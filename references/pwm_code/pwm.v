==> flow/design.v <==
`timescale 1ns / 1ps
module pwm(clk, dutycycle, out);
	input clk;
	input [7:0] dutycycle;
	output out;
	reg [7:0] count = 0;
	always@(posedge clk)
		begin 
			count <= count + 1;
		end
	assign out = count < dutycycle ? 1:0;
endmodule
Tool chain data of pwm

Tool output for the design above, in the order of the flow.
Line numbers count from 1 in the design file above.
Operators carry their Yosys type and port widths (W data, S select, Z words).
Cell names lack the library's common part.
The mark n/a stands for no value.

Design top: pwm
Clock input: clk
Standard-cell library: sky130hd
Corner: tt_025C_1v80

Word-level counts

Counts by Yosys on the flattened word-level netlist (proc, flatten, opt, wreduce; memories kept). Register bits leave out memories and registers merged into their read ports (data or address); mux counts leave out enables and synchronous resets folded into registers. Print and check cells are left out. Cells with the same type and inputs are merged into one.

Word-level cells: 4
Output and inout bits: 1
Bits in registers: 8
Input bits: 9

$lt $le $gt $ge: 1
Add/subtract/negate cells: 1
Multiplexer cells: 1

Operators by type and width:

| cell                  | count |
| $add A8 B1 Y8 const B | 1 |
| $lt A8 B8 Y1          | 1 |
| $mux W1               | 1 |

Depth

Depth = most cells in a row (Yosys ltp): at word level without a register or memory, in the mapped netlist without a sequential cell, where the memories' decode and read muxes count.

Depth in word-level cells: 2
ABC_AREA: 0
Depth in mapped cells: 5
Depth with buffers taken out: 5

After synthesis

The flow's flattened synthesis, as Yosys stat reports it; memories are mapped. The netlist is that of the ABC_AREA named above (0 if unset); the other value can give another one.

Cell types:

| cell     | count | total area (sq um) |
| dfxtp_1  | 8     | 160.154 |
| ha_1     | 8     | 100.096 |
| xor2_1   | 4     | 35.034 |
| inv_1    | 8     | 30.029 |
| a21oi_1  | 4     | 20.019 |
| nand3_1  | 4     | 20.019 |
| xnor2_1  | 2     | 17.517 |
| nand2_1  | 4     | 15.014 |
| nor2_1   | 3     | 11.261 |
| nand3_2  | 1     | 10.01 |
| nor3_2   | 1     | 10.01 |
| o211ai_1 | 1     | 7.507 |
| nand2_2  | 1     | 6.256 |
| nor2b_1  | 1     | 6.256 |
| o21ai_0  | 1     | 5.005 |

Buffer cells: 0
Sequential part of the area: 0.0001602 sq mm
Synthesis area: 0.0004542 sq mm
Flip-flops: 8
Cell count: 51

Timing after synthesis

Source: OpenSTA report_checks on the synthesized netlist (no wires, ideal clock, input and output delay 20% of the period each), path of least setup slack; recovery checks are left aside. Register names are those of the netlist, which keeps one name where synthesis merged equal registers.

Path type: input to output
Start point: input dutycycle[7]
End point: output out
Setup slack: 0.146 ns
Launch time at the first pin: 0.304 ns
Clock period: 1.52 ns
Data required time: 1.216 ns
Path delay: 0.766 ns
Arrival: 1.070 ns
External output delay: 0.304 ns
External input delay: 0.304 ns
Driving pins on the path: 5
Buffers on the path: 0
Synthesis period reached: 1.374 ns

"path delay" is the arrival time less input delay plus setup time.
A path that ends at an output port has no setup time.
"driving pins on the path" counts driving pins, that of a launching flip-flop among them; a cell with two outputs on the path counts twice.
"synthesis period reached" = period - worst setup slack (recovery checks aside). The figure is calculated, with input and output delays left at 20% of the set period.
Between the ends stands the longest chain of elaborated cells between them, by number of cells; it is not shown to be the way that was timed. Of several equally long chains one is given.
A line is the first line of the expression or statement that the cell stems from. Yosys adds cells for indexed reads and writes and turns some case tables into memories.

Cells stage by stage: inv_1 ha_1 a21oi_1 o211ai_1 a21oi_1
Length of the longest elaborated chain: 2
Elaborated cells on any way between the ends: 2
Source lines of those cells: 1
Those cells by class: 1 x compare; 1 x mux

RTL lines, path after synthesis:

| item               | RTL line | text |
| start: declaration | 4        | `input [7:0] dutycycle;` |
| $lt A8 B8 Y1       | 11       | `assign out = count < dutycycle ? 1:0;` |
| $mux W1            | 11       |  |
| end: declaration   | 5        | `output out;` |

FLOW RESULTS
============

Record of 2 stored runs of the RTL-to-layout flow on pwm, platform sky130hd. The runs are unordered. Constraints: input delay and output delay 20% of the set period each, output load 0.01 pF.

## Run 1

==> flow/run.sh <==
#!/bin/bash
# the make line also repeats the synthesis and layout settings of config.mk as NAME=value (left out here)
make -C /OpenROAD-flow-scripts/flow DESIGN_CONFIG=/design/flow/config.mk WORK_HOME=/design/flow/orfs CLKGATE_MAP_FILE= finish
==> flow/config.mk <==
export PLATFORM = sky130hd
export DESIGN_NAME = pwm
export DESIGN_NICKNAME = pwm
export VERILOG_FILES = /design/flow/design.v
export SDC_FILE = /design/flow/constraint.sdc
export NUM_CORES = 4
export LEC_CHECK = 0
export CAP_MARGIN = 20
export CORE_MARGIN = 2
export CORE_UTILIZATION = 54
export GPL_ROUTABILITY_DRIVEN = 0
export GPL_TIMING_DRIVEN = 0
export MAX_ROUTING_LAYER = met5
export MIN_ROUTING_LAYER = met2
export SLEW_MARGIN = 20
==> flow/constraint.sdc <==
create_clock -name core_clock -period 1.47 [get_ports {clk}]
set_input_delay 0.2940 -clock core_clock [delete_from_list [all_inputs] [get_ports {clk}]]
set_output_delay 0.2940 -clock core_clock [all_outputs]
set_load 0.01 [all_outputs]

Run 1: incomplete, floorplanning halted on PDN-0185

## Run 2

==> flow/run.sh <==
#!/bin/bash
# the make line also repeats the synthesis and layout settings of config.mk as NAME=value (left out here)
make -C /OpenROAD-flow-scripts/flow DESIGN_CONFIG=/design/flow/config.mk WORK_HOME=/design/flow/orfs CLKGATE_MAP_FILE= finish
==> flow/config.mk <==
export PLATFORM = sky130hd
export DESIGN_NAME = pwm
export DESIGN_NICKNAME = pwm
export VERILOG_FILES = /design/flow/design.v
export SDC_FILE = /design/flow/constraint.sdc
export NUM_CORES = 4
export LEC_CHECK = 0
export ABC_AREA = 0
export CAP_MARGIN = 20
export CORE_MARGIN = 10
export CORE_UTILIZATION = 55
export GPL_TIMING_DRIVEN = 0
export HOLD_SLACK_MARGIN = 0.23
export MAX_ROUTING_LAYER = met5
export PLACE_DENSITY_LB_ADDON = 0.26
export SLEW_MARGIN = 20
export TNS_END_PERCENT = 95
==> flow/constraint.sdc <==
create_clock -name core_clock -period 1.38 [get_ports {clk}]
set_input_delay 0.2760 -clock core_clock [delete_from_list [all_inputs] [get_ports {clk}]]
set_output_delay 0.2760 -clock core_clock [all_outputs]
set_load 0.01 [all_outputs]

Run 2: incomplete, floorplanning halted on PDN-0185
